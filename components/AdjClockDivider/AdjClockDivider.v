==> flow/design.v <==
`timescale 1ns / 1ps
module AdjClockDivider
#(
	parameter INPUT_BIT_WIDTH = 8
)
(
    input Clk,
    input ClkEnable,
    input [(INPUT_BIT_WIDTH-1):0] FrequencyDividerFactor,
    output reg ClkOutput,
	output reg ClkEnableOutput
);
    reg [(INPUT_BIT_WIDTH-1):0] InternalCounter;
    initial InternalCounter = 0;
    always @(posedge Clk)
    begin
	    ClkEnableOutput <= 0;
	    if(ClkEnable)
			 begin
				 InternalCounter <= InternalCounter + 1;
				 if(InternalCounter >= FrequencyDividerFactor - 1)
				 begin
					 InternalCounter <= 0;
					 ClkOutput <= !ClkOutput;
					 ClkEnableOutput <= 1;
				 end
			 end
    end
endmodule
=== Reports on AdjClockDivider ===
The steps from the RTL of AdjClockDivider to its reports follow in flow order.
Line numbers count from 1 in the design file above.
Operators carry their Yosys type and port widths (W data, S select, Z words).
Library cell names are shortened.
Not given: --

* Top: AdjClockDivider
* Clock: Clk
* Library: sky130hd
* Timing corner: tt_025C_1v80

=== Word-level counts ===
Counts by Yosys on the flattened word-level netlist (proc, flatten, opt, wreduce; memories kept). Register bits leave out memories and registers merged into their read ports (data or address); mux counts leave out enables and synchronous resets folded into registers. Print and check cells are left out. Cells with the same type and inputs are merged into one.

* Bits in registers: 10
* Output and inout port bits: 2

* Add/subtract/negate cells: 2
* Order comparisons: 1
* Mux-type cells: 1
* Reductions and logical operators: 2

{| class="wikitable"
|+ Operator list
! kind !! count
|-
| $ge A8 B32 Y1 || 1
|-
| $sub A8 B1 Y9 const B || 1
|-
| $add A8 B1 Y8 const B || 1
|-
| $reduce_and A2 Y1 || 1
|-
| $logic_not A1 Y1 || 1
|-
| $mux W1 || 1
|}

=== Longest topological paths ===
Longest topological path by Yosys (ltp), each cell counted once; first at word level (registers and memories cut), then after technology mapping (sequential cells cut; the memories' decode and read muxes count).

* Depth in word-level cells: 3
* ABC_AREA: 0
* Depth in mapped cells: 10
* Gate-level depth less buffers: 9

=== Netlist ===
Source: synth_stat.txt of the flow (Yosys; design flattened, memories mapped). It holds for the ABC_AREA given above (unset counts as 0); a run with the other value may have another netlist.
The area totals of this step are shown rounded.

* Cell count: 77
* Chip area (Yosys): 798.3 µm²
* Flip-flop cells: 10
* Buffers: 2

{| class="wikitable"
|+ Cells by type
! cell !! count
|-
| edfxtp_1 || 9
|-
| ha_1 || 10
|-
| a211oi_1 || 8
|-
| xnor2_1 || 6
|-
| xor2_1 || 6
|-
| a2111oi_4 || 1
|-
| nand2_1 || 7
|-
| inv_1 || 6
|-
| dfxtp_1 || 1
|-
| o211a_1 || 2
|-
| a2111oi_2 || 1
|-
| nand3_1 || 3
|-
| nor2_1 || 4
|-
| a21oi_1 || 2
|-
| nor3_2 || 1
|-
| or3b_1 || 1
|-
| clkbuf_1 || 2
|-
| and2_1 || 1
|}

Not listed: further types 6, cells in them 6.

=== Worst setup path after synthesis ===
Source: OpenSTA report_checks on the synthesized netlist (no wires, ideal clock, input and output delay 20% of the period each), path of least setup slack; recovery checks are left aside. Register names are those of the netlist, which keeps one name where synthesis merged equal registers.

* Path kind: input to register
* From: in FrequencyDividerFactor[0]
* To: reg ClkOutput
* Period: 3.44 ns
* Input delay: 0.688 ns
* Library setup time: 0.292 ns
* Arrival: 2.783 ns
* Slack: 0.365 ns
* Path delay: 2.387 ns
* Stages: 8
* Path buffers: 0
* Synthesis period reached: 3.075 ns

"path delay" = arrival - input delay + setup time.
"stages" counts driving pins, that of a launching flip-flop among them; a cell with two outputs on the path counts twice.
"synthesis period reached" is the clock period less the worst setup slack; recovery checks do not enter. This is arithmetic on one report: input and output delays are still those of the set period (20% each).
The rows between start and end are the longest chain of elaborated cells between them; the timing report does not say that the signal goes this way. Where chains are equally long, one stands for them.
Each line given opens the expression or statement behind the cell; cells for indexed reads and writes are added by Yosys, which also makes memories of some case tables.

* Cell sequence: nor3_2 or3b_1 or3_1 xor2_1 ha_1 nand2_1 a2111oi_4 o211a_1
* Cells in the longest elaborated chain: 3
* Elaborated cells between the ends (all ways): 3
* RTL lines with such cells: 1
* Those cells by class: add/sub (1); compare (1); reduce/logical (1)

{| class="wikitable"
|+ Ends and longest elaborated chain, after synthesis
! element !! line !! RTL
|-
| from (decl) || 9 || <nowiki>input [(INPUT_BIT_WIDTH-1):0] FrequencyDividerFactor,</nowiki>
|-
| $sub A8 B1 Y9 || 21 || <nowiki>if(InternalCounter >= FrequencyDividerFactor - 1)</nowiki>
|-
| $ge A8 B32 Y1 || 21 ||
|-
| $reduce_and A2 Y1 || -- ||
|-
| to (assign) || 24 || <nowiki>ClkOutput <= !ClkOutput;</nowiki>
|-
| to (decl) || 10 || <nowiki>output reg ClkOutput,</nowiki>
|}

=== Timing after layout ===
From the final timing report of job 2: the path of least setup slack in the routed layout; clock arrival at registers is part of the times.

* Path kind: input to register
* From: in FrequencyDividerFactor[2]
* To: reg InternalCounter[2]
* Period: 5.51 ns
* Input delay: 1.10 ns
* Library setup time: 0.28 ns
* Arrival: 4.04 ns
* Slack: 1.45 ns
* Stages: 11
* Path buffers: 2

The rows between start and end are the longest chain of elaborated cells between them; the timing report does not say that the signal goes this way. Where chains are equally long, one stands for them.

* Cell sequence: clkdlybuf4s50_1 nor3_2 or3b_1 or3_1 xor2_1 ha_1 nand2_1 o21ai_0 and2_1 clkbuf_1 a211oi_1
* Cells in the longest elaborated chain: 2
* Elaborated cells between the ends (all ways): 2
* RTL lines with such cells: 1
* Those cells by class: add/sub (1); compare (1)

{| class="wikitable"
|+ Ends and longest elaborated chain, after layout
! element !! line !! RTL
|-
| from (decl) || 9 || <nowiki>input [(INPUT_BIT_WIDTH-1):0] FrequencyDividerFactor,</nowiki>
|-
| $sub A8 B1 Y9 || 21 || <nowiki>if(InternalCounter >= FrequencyDividerFactor - 1)</nowiki>
|-
| $ge A8 B32 Y1 || 21 ||
|-
| to (assign) || 20 || <nowiki>InternalCounter <= InternalCounter + 1;</nowiki>
|-
| to (assign) || 23 || <nowiki>InternalCounter <= 0;</nowiki>
|-
| to (decl) || 13 || <nowiki>reg [(INPUT_BIT_WIDTH-1):0] InternalCounter;</nowiki>
|}

Memo
Re: implementation data of AdjClockDivider

Measured results for AdjClockDivider: 2 stored runs of the Yosys and OpenROAD flow on sky130hd. The settings differ; the order carries no meaning. The constraints put input and output delay at 20% of the set period each and load the outputs with 0.01 pF.
"reached clock period" means the clock period less the worst setup slack. The figure is calculated, with input and output delays left at 20% of the set period.
"time of the worst setup path": the worst setup path's part of the clock period (all of it between registers, 20% less for each end at a port) less its slack. A launch clock that arrives late makes it longer, a capture clock that arrives late makes it shorter.
"overall power" rests on the timing tool's default activity at the inputs, not on a simulated workload.
Results are given in rounded form.

=== Job 1 ===
{| class="wikitable"
! Setting !! Value
|-
| period_ns || 6.26
|-
| CORE_UTILIZATION || 58
|-
| PLACE_DENSITY_LB_ADDON || 0.02
|-
| HOLD_SLACK_MARGIN || 0.04
|-
| CELL_PAD_IN_SITES_DETAIL_PLACEMENT || 2
|-
| ABC_AREA || 1
|-
| GPL_ROUTABILITY_DRIVEN || 0
|-
| CTS_CLUSTER_DIAMETER || 239
|-
| SLEW_MARGIN || 20
|-
| MAX_ROUTING_LAYER || met5
|-
| CAP_MARGIN || 20
|-
| CORE_MARGIN || 2
|}
Incomplete, placement halted on DPL-0033.

=== Job 2 ===
{| class="wikitable"
! Setting !! Value
|-
| period_ns || 5.51
|-
| CORE_UTILIZATION || 48
|-
| PLACE_DENSITY_LB_ADDON || 0.04
|-
| CELL_PAD_IN_SITES_GLOBAL_PLACEMENT || 0
|-
| GPL_TIMING_DRIVEN || 0
|-
| GPL_ROUTABILITY_DRIVEN || 0
|-
| CTS_CLUSTER_SIZE || 28
|-
| CTS_CLUSTER_DIAMETER || 163
|-
| CAP_MARGIN || 25
|-
| MIN_ROUTING_LAYER || met1
|-
| MAX_ROUTING_LAYER || met4
|-
| CORE_MARGIN || 2
|-
| SLEW_MARGIN || 20
|-
! Result !! Value
|-
| Mapped cell area after synthesis || 798.3 µm²
|-
| Area of the die || 2005 µm²
|-
| Utilization in the final report || 0.619
|-
| Worst setup slack after layout || 1.449 ns
|-
| Sum of negative setup slack || 0.000 ns
|-
| Worst-case hold slack || 0.546 ns
|-
| Overall power || 231.7 µW
|-
| Reached clock period || 4.061 ns
|-
| Time of the worst setup path || 2.96 ns
|-
| Kind of the worst setup path || input to register
|}
